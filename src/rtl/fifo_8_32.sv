==> flow/design.v <==
`timescale 1ns / 1ps
module fifo_8_32#(parameter ADDR_WIDTH=4 , DATA_WIDTH=8,DEPTH =2**ADDR_WIDTH , READ_WIDTH=4*DATA_WIDTH)(
    input logic clk,rst,
     input logic [DATA_WIDTH-1:0] w_data,
     input logic wr_en,
     output logic full,
     output logic [READ_WIDTH-1:0] r_data,
     input logic rd_en,
     output logic empty
);
    initial begin
        if (DEPTH % 4!= 0) begin
            $display("Warning: FIFO DEPTH s not a multiple of 4. This may lead to inefficient memory usage.");
        end
      end
     logic [DATA_WIDTH-1:0] mem [0:DEPTH-1];
     localparam int PTR_WIDTH   = $clog2(DEPTH);
    localparam int COUNT_WIDTH = $clog2(DEPTH + 1);
    logic [PTR_WIDTH-1:0 ]wr_ptr,rd_ptr;
    logic [COUNT_WIDTH-1:0 ]count;  
    logic wr_fire, rd_fire;
    assign wr_fire = wr_en && !full;
    assign rd_fire = rd_en && !empty;
    always_comb begin
        r_data = {
            mem[(rd_ptr + 3) % DEPTH],
            mem[(rd_ptr + 2) % DEPTH],
            mem[(rd_ptr + 1) % DEPTH],
            mem[(rd_ptr + 0) % DEPTH]
        };
    end
    always_ff @(posedge clk or posedge rst) begin
        if (rst) begin
            wr_ptr <= '0;
            rd_ptr <= '0;
            count  <= '0;
        end
        else begin
            if (wr_fire) begin
                    mem[wr_ptr] <= w_data;
                wr_ptr <= (wr_ptr == DEPTH-1) ? '0 : wr_ptr + 1;
            end
            if (rd_fire) begin
                rd_ptr <= (rd_ptr + 4 >= DEPTH) ? (rd_ptr + 4 - DEPTH) : (rd_ptr + 4);
            end
            unique case ({wr_fire, rd_fire})
                2'b10: count <= count + 1;    
                2'b01: count <= count - 4;    
                2'b11: count <= count - 3;    
                default: count <= count;      
            endcase
        end
   end
    assign full  = (count == DEPTH);
    assign empty = (count < 4);
endmodule
=== From RTL to reports: fifo_8_32 ===
The steps from the RTL of fifo_8_32 to its reports follow in flow order.
Line numbers count from 1 in the design file above.
Operators carry their Yosys type and port widths (W data, S select, Z words).
Library cell names are shortened.
Not given: --

* Design top: fifo_8_32
* Clock: clk
* Library: sky130hd
* Timing corner: tt_025C_1v80

=== Word level ===
Source: Yosys, flattened and elaborated. Widths are those after wreduce. Registers that Yosys merges into a memory's read port (data or address) are not register bits. Print and check cells do not count. Equal cells are merged and count once.

* Cells after elaboration: 143
* Input bits: 12
* Output and inout bits: 34
* Flip-flop bits (word level): 141

* $lt $le $gt $ge: 2
* Reduce/logical cells: 26
* Bitwise gates (word level): 1
* Add/sub/neg operators: 9
* Eq/ne operators: 79
* Muxes and demuxes: 7

{| class="wikitable"
|+ Operator list
! cell !! count
|-
| $pmux W8 S16 || 4
|-
| $eq A4 B4 Y1 const B || 40
|-
| $eq A4 B3 Y1 const B || 20
|-
| $reduce_and A3 Y1 || 16
|-
| $eq A4 B2 Y1 const B || 10
|-
| $eq A4 B1 Y1 const B || 5
|-
| $logic_not A4 Y1 || 5
|-
| $pmux W5 S3 || 1
|-
| $add A4 B1 Y4 const B || 2
|-
| $add A4 B2 Y4 const B || 2
|-
| $mux W4 || 2
|-
| $add A4 B3 Y5 const B || 1
|-
| $add A5 B1 Y5 const B || 1
|-
| $sub A5 B2 Y5 const B || 1
|-
| $sub A5 B3 Y5 const B || 1
|-
| $lt A5 B3 Y1 const B || 1
|-
| $ge A5 B5 Y1 const B || 1
|-
| $eq A5 B5 Y1 const B || 1
|-
| $eq A2 B2 Y1 const B || 2
|-
| $sub A4 B1 Y4 const B || 1
|-
| $reduce_bool A3 Y1 || 1
|-
| $logic_and A1 B1 Y1 || 2
|-
| $logic_not A1 Y1 || 2
|-
| $eq A2 B1 Y1 const B || 1
|-
| $not A1 Y1 || 1
|}

=== Logic depth ===
Longest topological path by Yosys (ltp), each cell counted once; first at word level (registers and memories cut), then after technology mapping (sequential cells cut; the memories' decode and read muxes count).

* Word-level depth: 5
* ABC_AREA: 0
* Depth in mapped cells: 10
* Gate-level depth less buffers: 10

=== Netlist ===
Yosys stat after the flow's synthesis: flattened, memories mapped to cells. It holds for the ABC_AREA given above (unset counts as 0); a run with the other value may have another netlist.
Totals and module areas in this step are rounded.

{| class="wikitable"
|+ Cell types
! cell !! count !! area in all (um^2)
|-
| edfxtp_1 || 128 || 3.84E+03
|-
| a22oi_1 || 48 || 360.346
|-
| dfrtp_1 || 11 || 275.264
|-
| ha_1 || 14 || 175.168
|-
| nand3_1 || 29 || 145.139
|-
| inv_1 || 23 || 86.333
|-
| a222oi_1 || 8 || 80.077
|-
| mux2i_1 || 8 || 80.077
|-
| xnor2_1 || 7 || 61.309
|-
| nand2_1 || 15 || 56.304
|-
| clkbuf_1 || 14 || 52.55
|-
| nor3_1 || 7 || 35.034
|-
| and2_1 || 5 || 31.28
|-
| o21ai_0 || 5 || 25.024
|-
| nor2_1 || 6 || 22.522
|-
| nor4_4 || 1 || 21.27
|-
| o31ai_4 || 1 || 21.27
|-
| a21oi_1 || 3 || 15.014
|}

Not listed: further types 14, cells in them 17.

* Cell count: 350
* Area of sequential cells: 0.00412 mm^2
* Mapped flip-flops: 139
* Buffer cells: 18
* Synthesis area: 0.00551 mm^2

=== Timing after synthesis ===
Source: OpenSTA report_checks on the synthesized netlist (no wires, ideal clock, input and output delay 20% of the period each), path of least setup slack; recovery checks are left aside. Register names are those of the netlist, which keeps one name where synthesis merged equal registers.

* Kind: in2reg
* Start point: input rst
* End point: register mem[11][0]
* Stages on the path: 3
* Arrival time: 2,099 ps
* Path delay: 1,654 ps
* Launch time at the first pin: 830 ps
* Buffers on the path: 0
* Slack: 1,666 ps
* Data required time: 3,765 ps
* Library setup time: 385 ps
* External input delay: 830 ps
* Period: 4,150 ps
* Synthesis period reached: 2,484 ps

"path delay" is the arrival time less input delay plus setup time.
"stages on the path" counts driving pins, that of a launching flip-flop among them; a cell with two outputs on the path counts twice.
"synthesis period reached" = period - worst setup slack (recovery checks aside). The figure is calculated, with input and output delays left at 20% of the set period.
Between the ends stands the longest chain of elaborated cells between them, by number of cells; it is not shown to be the way that was timed. Of several equally long chains one is given.
A line is the first line of the expression or statement that the cell stems from. Yosys adds cells for indexed reads and writes and turns some case tables into memories.

* Cell sequence: inv_1 nand3_1 nor3b_1
* Cells in the longest elaborated chain: 2
* Elaborated cells between the ends (all ways): 2
* Source lines of those cells: 0
* Classes of those cells: logic: 1; reduce/logical: 1

{| class="wikitable"
|+ RTL lines, path after synthesis
! element !! RTL line !! RTL
|-
| start, declared || 3 || <nowiki>input logic clk,rst,</nowiki>
|-
| $not A1 Y1 || -- ||
|-
| $reduce_and A3 Y1 || -- ||
|-
| end, assigned || 40 || <nowiki>mem[wr_ptr] <= w_data;</nowiki>
|-
| end, declared || 16 || <nowiki>logic [DATA_WIDTH-1:0] mem [0:DEPTH-1];</nowiki>
|}

=== Worst path after layout ===
From the final timing report of run 2: the path of least setup slack in the routed layout; clock arrival at registers is part of the times.
The report prints the path's times to 10 ps; the period is as set.

* Kind: reg2out
* Start point: register rd_ptr[3]
* End point: output r_data[18]
* Launch time at the first pin: 420 ps
* Buffers on the path: 2
* External output delay: 680 ps
* Period: 3,420 ps
* Data required time: 2,740 ps
* Stages on the path: 7
* Arrival time: 2,510 ps
* Slack: 230 ps

Between the ends stands the longest chain of elaborated cells between them, by number of cells; it is not shown to be the way that was timed. Of several equally long chains one is given.

* Cell sequence: dfrtp_2 inv_1 ha_1 buf_8 a22oi_1 nand3_1 clkdlybuf4s50_1
* Cells in the longest elaborated chain: 3
* Elaborated cells between the ends (all ways): 18
* Source lines of those cells: 1
* Classes of those cells: add/sub: 1; eq/ne: 15; mux: 1; reduce/logical: 1

{| class="wikitable"
|+ RTL lines, path post-layout
! element !! RTL line !! RTL
|-
| start, declared || 19 || <nowiki>logic [PTR_WIDTH-1:0 ]wr_ptr,rd_ptr;</nowiki>
|-
| start, assigned || 35 || <nowiki>rd_ptr <= '0;</nowiki>
|-
| start, assigned || 44 || <nowiki>rd_ptr <= (rd_ptr + 4 >= DEPTH) ? (rd_ptr + 4 - DEPTH) : (rd_ptr + 4);</nowiki>
|-
| $add A4 B2 Y4 || 27 || <nowiki>mem[(rd_ptr + 2) % DEPTH],</nowiki>
|-
| $eq A4 B4 Y1 || 27 ||
|-
| $pmux W8 S16 || 27 ||
|-
| end, declared || 7 || <nowiki>output logic [READ_WIDTH-1:0] r_data,</nowiki>
|}

==> results <==
Measured results for fifo_8_32: 2 stored runs of the Yosys and OpenROAD flow on sky130hd. The settings differ; the order carries no meaning. The constraints put input and output delay at 20% of the set period each and load the outputs with 0.01 pF.
"allowed time less slack (worst setup path)": the worst setup path's part of the clock period (all of it between registers, 20% less for each end at a port) less its slack. A launch clock that arrives late makes it longer, a capture clock that arrives late makes it shorter.
"allowed time less slack (worst setup path)" is given in steps of 10 ps.
Values from the reports are rounded here.

=== Run 1 ===
{| class="wikitable"
! Setting !! Value
|-
| period_ns || 2.35
|-
| CORE_UTILIZATION || 71
|-
| SETUP_SLACK_MARGIN || 0.37
|-
| TNS_END_PERCENT || 10
|-
| CTS_CLUSTER_DIAMETER || 44
|-
| CAP_MARGIN || 0
|-
| CORE_MARGIN || 2
|-
| SLEW_MARGIN || 20
|}
Not finished: routing ended with error DPL-0038.

=== Run 2 ===
{| class="wikitable"
! Setting !! Value
|-
| period_ns || 3.42
|-
| CORE_UTILIZATION || 31
|-
| SETUP_SLACK_MARGIN || 0.15
|-
| CELL_PAD_IN_SITES_DETAIL_PLACEMENT || 2
|-
| TNS_END_PERCENT || 50
|-
| SLEW_MARGIN || 0
|-
| MIN_ROUTING_LAYER || met1
|-
| MAX_ROUTING_LAYER || met5
|-
| CAP_MARGIN || 20
|-
| CORE_MARGIN || 2
|-
! Result !! Value
|-
| Standard-cell area of the final layout || 0.00696 mm^2
|-
| Area of the synthesized netlist || 0.00551 mm^2
|-
| Worst setup slack after layout || 227 ps
|-
| Full die area || 0.0189 mm^2
|-
| Allowed time less slack (worst setup path) || 2,510 ps
|-
| Worst setup path kind || reg2out
|-
| Lowest hold slack || 595 ps
|-
| Total negative slack || 0 ps
|}
